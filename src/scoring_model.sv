==> flow/design.v <==
module scoring_model #(
    parameter int SCALE = 100   
)(
    input  logic        clk,
    input  logic        rst,
    input  logic        compute_enable,   
    input  logic [15:0] cpu_freq_mhz,     
    input  logic [15:0] disk_speed_mbps,  
    input  logic [15:0] memory_usage,     
    input  logic [15:0] temperature_c,    
    output logic [31:0] score,            
    output logic        valid             
);
    localparam int COEFF_F = 35;
    localparam int COEFF_D = 30;
    localparam int COEFF_M = 20;
    localparam int COEFF_T = 15;
    logic [31:0] term_f, term_d, term_m, term_t;
    logic [31:0] sum_intermediate;
    logic [31:0] score_reg;
    logic        valid_reg;
    logic        compute_done;
    always_ff @(posedge clk or posedge rst) begin
        if (rst) begin
            term_f <= 32'd0;
            term_d <= 32'd0;
            term_m <= 32'd0;
            term_t <= 32'd0;
            sum_intermediate <= 32'd0;
            score_reg <= 32'd0;
            valid_reg <= 1'b0;
            compute_done <= 1'b0;
        end else if (compute_enable && !compute_done) begin
            term_f <= COEFF_F * cpu_freq_mhz;
            term_d <= COEFF_D * disk_speed_mbps;
            term_m <= COEFF_M * memory_usage;
            term_t <= COEFF_T * temperature_c;
            compute_done <= 1'b1;
            valid_reg <= 1'b0;
        end else if (compute_done) begin
            sum_intermediate <= term_f + term_d + term_m + term_t;
            score_reg <= term_f + term_d + term_m + term_t;
            valid_reg <= 1'b1;
        end
    end
    assign score = score_reg;
    assign valid = valid_reg;
endmodule
Reports on scoring_model --
Tool output for the design above, in the order of the flow. Lines are those of the file above, counted from 1. Library cell names are shortened. Not given: n/a
Set-up: top module scoring_model, clock clk, library sky130hd, timing corner tt_025C_1v80

Word-level counts --
Yosys after proc, flatten, opt, wreduce and memory -nomap, before mapping. Memory bits, and registers merged into a memory's read port (data or address), are not among the register bits. Print and check cells are not counted. Equal cells are merged and count once.
Bit counts: register bits 159, input bits 67
Cells by class: add/subtract/negate cells 3, multipliers 4, mux-type cells 2, bitwise logic cells 1, reduce/logical cells 4
Operator list (count):
- 4-bit by 16-bit multiplier with 20-bit output (first input constant) | 2
- 6-bit by 16-bit multiplier with 22-bit output (first input constant) | 1
- 32-bit adder | 3
- 3-bit by 16-bit multiplier with 19-bit output (first input constant) | 1
- 2-bit AND reduction | 1
- 2-bit nonzero test | 1
- 1-bit two-way mux | 2
- 1-bit logical AND | 1
- 1-bit NOT | 1
- 1-bit logical NOT | 1

Logic depth --
Yosys ltp: most cells in a row. Word level: on the elaborated netlist, between registers, memories and ports. Mapped: between sequential cells and ports; inverters and the memories' decode and read muxes count.
Logic depth: depth in word-level cells 4, ABC_AREA 1, gate-level depth with buffers 17

After synthesis --
Yosys stat after the flow's synthesis: flattened, memories mapped to cells. It holds for the ABC_AREA given above (unset counts as 0); a run with the other value may have another netlist. Totals and module areas in this step are rounded.
Cells by type (count):
- dfrtp_1 | 107
- fa_1 | 110
- ha_1 | 146
- nand2_1 | 483
- inv_1 | 362
- nand3_1 | 96
- a21oi_1 | 67
- o21ai_0 | 54
- nor2_1 | 70
- xnor2_1 | 27
- nand3b_1 | 19
- nand2_2 | 19
- o21ai_1 | 22
- buf_4 | 14
- nand3_2 | 9
- xor2_1 | 9
- nor2_2 | 10
- a21oi_2 | 7
Not listed: further types 18, cells in them 63.
Synthesis totals: standard cells after synthesis 1694, mapped area 0.013 mm², mapped flip-flops 107, buffers 30

Timing after synthesis --
Path of least setup slack by OpenSTA after synthesis, without wires, with an ideal clock, recovery checks aside; 20% of the period is set as input and as output delay. Where synthesis merged equal registers, the netlist keeps one of their names.
Timing path after synthesis: path type input to register, start in disk_speed_mbps[5], end reg term_d[19], clock period 4140 ps, input delay 828 ps, data arrival time 3039 ps, slack 984 ps, delay of the path 2328 ps, driving pins on the path 13, path buffers 0, synthesis period reached 3156 ps
"delay of the path" = arrival - input delay + setup time. "driving pins on the path": output pins that drive a net of the path, with the launching flip-flop's if there is one; two outputs of one cell count as two. "synthesis period reached" = period - worst setup slack (recovery checks aside). The figure is calculated, with input and output delays left at 20% of the set period. Between the ends stands the longest chain of elaborated cells between them, by number of cells; it is not shown to be the way that was timed. Of several equally long chains one is given. Each line given opens the expression or statement behind the cell; cells for indexed reads and writes are added by Yosys, which also makes memories of some case tables.
Between the ends, after synthesis: path through inv_1 fa_1 fa_1 inv_1 ha_1 a21oi_1 nor2_1 nor2_1 nand2_1 nand2_1 nand3b_1 nand3_1 nand2_1, length of the longest elaborated chain 1, elaborated cells between the ends (all ways) 1, source lines of those cells 1
RTL lines, path after synthesis:
- start, declared | line 8 | input  logic [15:0] disk_speed_mbps,
- 4-bit by 16-bit multiplier with 20-bit output | line 35 | term_d <= COEFF_D * disk_speed_mbps;
- end, assigned | line 26 | term_d <= 32'd0;
- end, assigned | line 35
- end, declared | line 18 | logic [31:0] term_f, term_d, term_m, term_t;

Path in the finished layout --
From the final timing report of flow run A: the path of least setup slack in the routed layout; clock arrival at registers is part of the times. The report prints the path's times to 10 ps; the period is as set.
Timing path after layout: path type input to register, start in disk_speed_mbps[7], end reg term_d[16], clock period 3650 ps, input delay 730 ps, data arrival time 3640 ps, slack 260 ps, driving pins on the path 14, path buffers 1
Between the ends stands the longest chain of elaborated cells between them, by number of cells; it is not shown to be the way that was timed. Of several equally long chains one is given.
Between the ends, after layout: path through clkdlybuf4s50_1 inv_1 fa_1 fa_1 inv_1 ha_1 nand2_1 inv_1 a21oi_1 nand3_2 nand2_1 nand3_1 nand3_1 nand2_1, length of the longest elaborated chain 1, elaborated cells between the ends (all ways) 1, source lines of those cells 1
RTL lines, path after layout:
- start, declared | line 8 | input  logic [15:0] disk_speed_mbps,
- 4-bit by 16-bit multiplier with 20-bit output | line 35 | term_d <= COEFF_D * disk_speed_mbps;
- end, assigned | line 26 | term_d <= 32'd0;
- end, assigned | line 35
- end, declared | line 18 | logic [31:0] term_f, term_d, term_m, term_t;

Subject: flow runs of scoring_model

Hi,

Measured data: module scoring_model, platform sky130hd, 2 stored runs of the flow under differing settings, order arbitrary. Input and output delays are each 20% of the period that was set; the output load is 0.01 pF.
"period achieved" means the clock period less the worst setup slack. The figure is calculated, with input and output delays left at 20% of the set period.
"critical path time" = time allowed to the worst setup path (clock period - input delay - output delay, where it has them) - its slack; a late launch clock adds to it, a late capture clock takes from it.
"power consumption": no workload was simulated; the value follows from the tool's default switching activity.
"critical path time" is known to 10 ps.
Results are given in rounded form.

* Flow run A | settings: period_ns 3.65; CORE_UTILIZATION 26; PLACE_DENSITY_LB_ADDON 0.28; CELL_PAD_IN_SITES_GLOBAL_PLACEMENT 2; CELL_PAD_IN_SITES_DETAIL_PLACEMENT 0; TNS_END_PERCENT 30; ABC_AREA 1; GPL_ROUTABILITY_DRIVEN 1; CTS_CLUSTER_SIZE 69; MIN_ROUTING_LAYER met1; CAP_MARGIN 20; CORE_MARGIN 2; SLEW_MARGIN 20 | results: synthesized cell area 0.013 mm²; die size 0.05 mm²; standard-cell area of the final layout 0.015 mm²; utilization after routing 32%; setup slack of the worst path 260 ps; summed negative setup slack 0 ps; smallest hold slack 470 ps; power consumption 0.011 W; period achieved 3387 ps; critical path time 2660 ps; worst setup path kind input to register
* Flow run B | settings: period_ns 5.08; CORE_UTILIZATION 36; SETUP_SLACK_MARGIN 0.91; PLACE_DENSITY_LB_ADDON 0.21; CELL_PAD_IN_SITES_DETAIL_PLACEMENT 0; ABC_AREA 1; GPL_TIMING_DRIVEN 1; CAP_MARGIN 35; MIN_ROUTING_LAYER met1; CORE_MARGIN 2; SLEW_MARGIN 20 | results: synthesized cell area 0.013 mm²; die size 0.037 mm²; standard-cell area of the final layout 0.014 mm²; utilization after routing 41%; setup slack of the worst path 1300 ps; summed negative setup slack 0 ps; smallest hold slack 480 ps; power consumption 0.0076 W; period achieved 3791 ps; critical path time 2770 ps; worst setup path kind input to register

Regards
