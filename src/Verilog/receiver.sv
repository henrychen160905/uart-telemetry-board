==> flow/design.v <==
module receiver #(
        parameter int clk_freq = 50_000_000,
        parameter int baud = 9600
)(
        input  logic clk,
        input  logic rst,
        input  logic data_trans,  
        output logic [7:0] data_received,
        output logic state_busy
);
        localparam int cycles_per_bit = clk_freq / baud;
        localparam int half_cycle = cycles_per_bit / 2;
        typedef enum logic [2:0] {
                IDLE  = 3'b000,
                START = 3'b001,
                DATA  = 3'b010,
                PARITY= 3'b011,
                STOP  = 3'b100,
                SEND  = 3'b101
        } rx_state_t;
        rx_state_t current_state, next_state;
        logic [31:0] sample_counter;  
        logic [2:0]  bit_index;       
        logic [7:0]  shift_reg;       
        logic        parity_recv;     
        logic        prev_data;       
        wire parity_calc = ^shift_reg;
        always_ff @(posedge clk or posedge rst) begin
                if (rst) begin
                        current_state   <= IDLE;
                        sample_counter  <= 32'd0;
                        bit_index       <= 3'd0;
                        shift_reg       <= 8'd0;
                        parity_recv     <= 1'b0;
                        data_received   <= 8'd0;
                        state_busy      <= 1'b0;
                        prev_data       <= 1'b1;
                end else begin
                        current_state <= next_state;
                        prev_data <= data_trans;
                        case (current_state)
                                IDLE: begin
                                        sample_counter <= 32'd0;
                                        bit_index <= 3'd0;
                                        state_busy <= 1'b0;
                                end
                                START: begin
                                        state_busy <= 1'b1;
                                        if (sample_counter < half_cycle)
                                                sample_counter <= sample_counter + 1;
                                        else
                                                sample_counter <= 32'd0;
                                end
                                DATA: begin
                                        state_busy <= 1'b1;
                                        if (sample_counter < cycles_per_bit - 1)
                                                sample_counter <= sample_counter + 1;
                                        else begin
                                                sample_counter <= 32'd0;
                                                shift_reg[bit_index] <= data_trans;
                                                if (bit_index < 3'd7)
                                                        bit_index <= bit_index + 1;
                                        end
                                end
                                PARITY: begin
                                        state_busy <= 1'b1;
                                        if (sample_counter < cycles_per_bit - 1)
                                                sample_counter <= sample_counter + 1;
                                        else begin
                                                sample_counter <= 32'd0;
                                                parity_recv <= data_trans;
                                        end
                                end
                                STOP: begin
                                        state_busy <= 1'b1;
                                        if (sample_counter < cycles_per_bit - 1)
                                                sample_counter <= sample_counter + 1;
                                        else
                                                sample_counter <= 32'd0;
                                end
                                SEND: begin
                                        data_received <= shift_reg;
                                        state_busy <= 1'b0;
                                end
                                default: begin
                                        sample_counter <= 32'd0;
                                        bit_index <= 3'd0;
                                        state_busy <= 1'b0;
                                end
                        endcase
                end
        end
        always_comb begin
                next_state = current_state;
                case (current_state)
                        IDLE: begin
                                if (prev_data == 1'b1 && data_trans == 1'b0)
                                        next_state = START;
                        end
                        START: begin
                                if (sample_counter == half_cycle)
                                        next_state = DATA;
                        end
                        DATA: begin
                                if (sample_counter == cycles_per_bit - 1 && bit_index == 3'd7)
                                        next_state = PARITY;
                                else if (sample_counter == cycles_per_bit - 1)
                                        next_state = DATA;
                        end
                        PARITY: begin
                                if (sample_counter == cycles_per_bit - 1)
                                        next_state = STOP;
                        end
                        STOP: begin
                                if (sample_counter == cycles_per_bit - 1)
                                        next_state = SEND;
                        end
                        SEND: begin
                                next_state = IDLE;
                        end
                        default: next_state = IDLE;
                endcase
        end
endmodule
From RTL to reports: receiver

The steps from the RTL of receiver to its reports follow in flow order.
Lines are those of the file above, counted from 1.
Library cell names are shortened.
The mark n/a stands for no value.

Top: receiver
Clock port: clk
Cell library: sky130hd
Library corner: tt_025C_1v80

Word level

Counts by Yosys on the flattened word-level netlist (proc, flatten, opt, wreduce; memories kept). Register bits leave out memories and registers merged into their read ports (data or address). Print and check cells are left out. Cells with the same type and inputs are merged into one.

Output and inout port bits: 9
Bits in read-only memories: 0
Memories kept: 0
Register bits after elaboration: 56
RAM bits: 0
Word-level cells: 59
Latch bits: 0
Bits of input ports: 3
Clocked read ports x word width: 0

Multiplexer cells: 14
Eq/ne operators: 15
Bitwise operators: 6
Shift-type cells: 2
Multipliers: 0
$lt $le $gt $ge: 3
Divide/modulo/power cells: 0
Add/sub/neg operators: 3
Reduce/logical cells: 9

Operator list:

| operator                                                                        | count |
| 32-bit case mux with 3-bit select                                               | 1 |
| 32-bit two-way mux                                                              | 2 |
| 32-bit by 1-bit adder with 32-bit output (second input constant)                | 1 |
| 32-bit by 12-bit less-than comparator with 1-bit output (second input constant) | 1 |
| 32-bit by 12-bit equality test with 1-bit output (second input constant)        | 1 |
| 32-bit by 13-bit less-than comparator with 1-bit output (second input constant) | 1 |
| 32-bit by 13-bit equality test with 1-bit output (second input constant)        | 1 |
| 3-bit two-way mux                                                               | 8 |
| 3-bit case mux with 5-bit select                                                | 1 |
| 2-bit inequality test (second input constant)                                   | 6 |
| 3-bit equality test (second input constant)                                     | 3 |
| 1-bit by 4-bit variable shift with 8-bit output                                 | 1 |
| 1-bit by 4-bit variable shift with 8-bit output (first input constant)          | 1 |
| 4-bit OR reduction                                                              | 2 |
| 8-bit AND                                                                       | 1 |
| 8-bit bitwise OR                                                                | 1 |
| 8-bit inverter                                                                  | 1 |
| 3-bit by 2-bit equality test with 1-bit output (second input constant)          | 2 |
| 3-bit case mux with 2-bit select                                                | 1 |
| 5-bit AND reduction                                                             | 1 |
| 3-bit negation with 4-bit output                                                | 1 |
| 1-bit inverter                                                                  | 3 |
| 3-bit by 1-bit adder with 3-bit output (second input constant)                  | 1 |
| 3-bit by 1-bit equality test with 1-bit output (second input constant)          | 1 |
| 3-bit less-than comparator (second input constant)                              | 1 |
| 3-bit inequality test (second input constant)                                   | 1 |
| 3-bit logical NOT                                                               | 1 |
| 3-bit AND reduction                                                             | 1 |

Not listed: further kinds 4, cells in them 5.

Depth

Yosys ltp: most cells in a row. Word level: on the elaborated netlist, between registers, memories and ports. Mapped: between sequential cells and ports; inverters and the memories' decode and read muxes count.

Word-level depth: 5
ABC_AREA: 1
Depth in mapped cells: 11
Gate-level depth less buffers: 11

Mapped cells and area

Source: synth_stat.txt of the flow (Yosys; design flattened, memories mapped). It holds for the ABC_AREA given above (unset counts as 0); a run with the other value may have another netlist.

Flip-flops: 59
Chip area (Yosys): 0.0031568 mm²
Cells in the netlist: 405
Sequential part of the area: 0.0014789 mm²
Buffers: 13

Cell types:

| cell     | count | area in all (µm²) |
| dfrtp_1  | 57    | 1.43E+03 |
| nand2_1  | 149   | 559.286 |
| inv_1    | 49    | 183.926 |
| nor2_1   | 34    | 127.622 |
| nand3_2  | 10    | 100.096 |
| ha_1     | 7     | 87.584 |
| o21ai_0  | 16    | 80.077 |
| xor2_1   | 9     | 78.826 |
| nand3_1  | 14    | 70.067 |
| nand4_1  | 11    | 68.816 |
| dfstp_2  | 2     | 52.55 |
| buf_6    | 4     | 45.043 |
| nand2_2  | 7     | 43.792 |
| nor2_2   | 5     | 31.28 |
| nor3_2   | 3     | 30.029 |
| nor3_1   | 5     | 25.024 |
| clkbuf_1 | 6     | 22.522 |
| nand3b_1 | 3     | 22.522 |

Not listed: further types 11, cells in them 14.

Path before layout

Path of least setup slack by OpenSTA after synthesis, without wires, with an ideal clock, recovery checks aside; 20% of the period is set as input and as output delay. Where synthesis merged equal registers, the netlist keeps one of their names.

Path kind: flip-flop to flip-flop
Start point: register bit_index[0]
End point: register shift_reg[5]
Launch time at the first pin: 0.000 ns
Required time: 2.264 ns
Slack: 0.670 ns
Clock period: 2.38 ns
Arrival time: 1.594 ns
Library setup time: 0.116 ns
Stages on the path: 12
Path delay: 1.710 ns
Path buffers: 1
Period reached after synthesis: 1.71 ns

"path delay" is the arrival time less input delay plus setup time.
"stages on the path" counts driving pins, that of a launching flip-flop among them; a cell with two outputs on the path counts twice.
"period reached after synthesis" is the clock period less the worst setup slack; recovery checks do not enter. This is arithmetic on one report: input and output delays are still those of the set period (20% each).
Between the ends stands the longest chain of elaborated cells between them, by number of cells; it is not shown to be the way that was timed. Of several equally long chains one is given.
Each line given opens the expression or statement behind the cell; cells for indexed reads and writes are added by Yosys, which also makes memories of some case tables.
A register here has more assigning lines than the two given.

Path through: dfrtp_1 -> clkbuf_1 -> inv_1 -> ha_1 -> inv_1 -> or2_2 -> nand2_2 -> inv_1 -> o21ai_0 -> o21ai_0 -> nand2_1 -> nand2_1
Cells in the longest elaborated chain: 5
Elaborated cells between the ends (all ways): 6
RTL lines with such cells: 1
Those cells by class: add/sub (1); shift (2); logic (3)

Ends and longest elaborated chain, post-synthesis:

| what                                            | line | source |
| from (decl)                                     | 23   | `logic [2:0]  bit_index;` |
| from (assign)                                   | 32   | `bit_index       <= 3'd0;` |
| from (assign)                                   | 62   | `bit_index <= bit_index + 1;` |
| 3-bit negation with 4-bit output                | 60   | `shift_reg[bit_index] <= data_trans;` |
| 1-bit by 4-bit variable shift with 8-bit output | 60   |  |
| 8-bit inverter                                  | 60   |  |
| 8-bit AND                                       | 60   |  |
| 8-bit bitwise OR                                | 60   |  |
| to (assign)                                     | 33   | `shift_reg       <= 8'd0;` |
| to (assign)                                     | 60   |  |
| to (decl)                                       | 24   | `logic [7:0]  shift_reg;` |

Worst path after layout

From the final timing report of flow run 1: the path of least setup slack in the routed layout; clock arrival at registers is part of the times.

Path kind: flip-flop to flip-flop
Start point: register sample_counter[1]
End point: register current_state
Library setup time: 0.11 ns
Clock period: 1.74 ns
Required time: 1.96 ns
Stages on the path: 9
Arrival time: 1.83 ns
Slack: 0.12 ns
Launch time at the first pin: 0.33 ns
Path buffers: 0

An end named without its bit number is one bit of that signal or, where synthesis recoded a state register, one of its new flip-flops.
A register here has more assigning lines than the two given.

Path through: dfrtp_1 -> ha_1 -> nand2_2 -> inv_1 -> nand4_1 -> nor3_2 -> nand2_2 -> nor2_2 -> o21ai_0

Ends and longest elaborated chain, post-layout:

| what          | line | source |
| from (decl)   | 22   | `logic [31:0] sample_counter;` |
| from (assign) | 50   | `sample_counter <= sample_counter + 1;` |
| from (assign) | 57   | `sample_counter <= sample_counter + 1;` |
| to (assign)   | 30   | `current_state   <= IDLE;` |
| to (assign)   | 39   | `current_state <= next_state;` |
| to (decl)     | 21   | `rx_state_t current_state, next_state;` |

No chain of elaborated cells between the ends is given.

--- measured runs ---
2 stored runs of receiver in the flow (synthesis by Yosys, layout by OpenROAD, sky130hd cells), in arbitrary order. Constraints: input delay and output delay 20% of the set period each, output load 0.01 pF.
"reached clock period" means the clock period less the worst setup slack. The figure is calculated, with input and output delays left at 20% of the set period.
By "allowed time less slack (worst setup path)" is meant the share of the clock period that the worst setup path is allowed (20% is reserved at inputs, 20% at outputs), minus its slack. Clock arrival times at its registers enter into it.
"power consumption" rests on the timing tool's default activity at the inputs, not on a simulated workload.
A setting shown as n/a is not set for that run.

| setting or result                               | flow run 1             | flow run 2             |
| period_ns                                       | 1.74                   | 2.96                   |
| CORE_UTILIZATION                                | 42                     | 27                     |
| PLACE_DENSITY_LB_ADDON                          | 0.08                   | 0.23                   |
| CELL_PAD_IN_SITES_GLOBAL_PLACEMENT              | 3                      | n/a                    |
| CELL_PAD_IN_SITES_DETAIL_PLACEMENT              | 0                      | 2                      |
| ABC_AREA                                        | 1                      | 1                      |
| CAP_MARGIN                                      | 20                     | 20                     |
| CORE_MARGIN                                     | 2                      | 2                      |
| SLEW_MARGIN                                     | 20                     | 20                     |
| TNS_END_PERCENT                                 | n/a                    | 50                     |
| CTS_CLUSTER_SIZE                                | n/a                    | 94                     |
| MIN_ROUTING_LAYER                               | n/a                    | met2                   |
| power consumption (W)                           | 0.002851               | 0.001788               |
| synthesized cell area (mm²)                     | 0.0031568              | 0.0031568              |
| allowed time less slack (worst setup path) (ns) | 1.62                   | 1.95                   |
| critical path kind                              | flip-flop to flip-flop | flip-flop to flip-flop |
| utilization after layout                        | 0.512                  | 0.32                   |
| worst setup slack after layout (ns)             | 0.123                  | 1.013                  |
| reached clock period (ns)                       | 1.617                  | 1.947                  |
| final setup TNS (ns)                            | 0.000                  | 0.000                  |
| die footprint (mm²)                             | 0.0082256              | 0.0125731              |
--- end ---
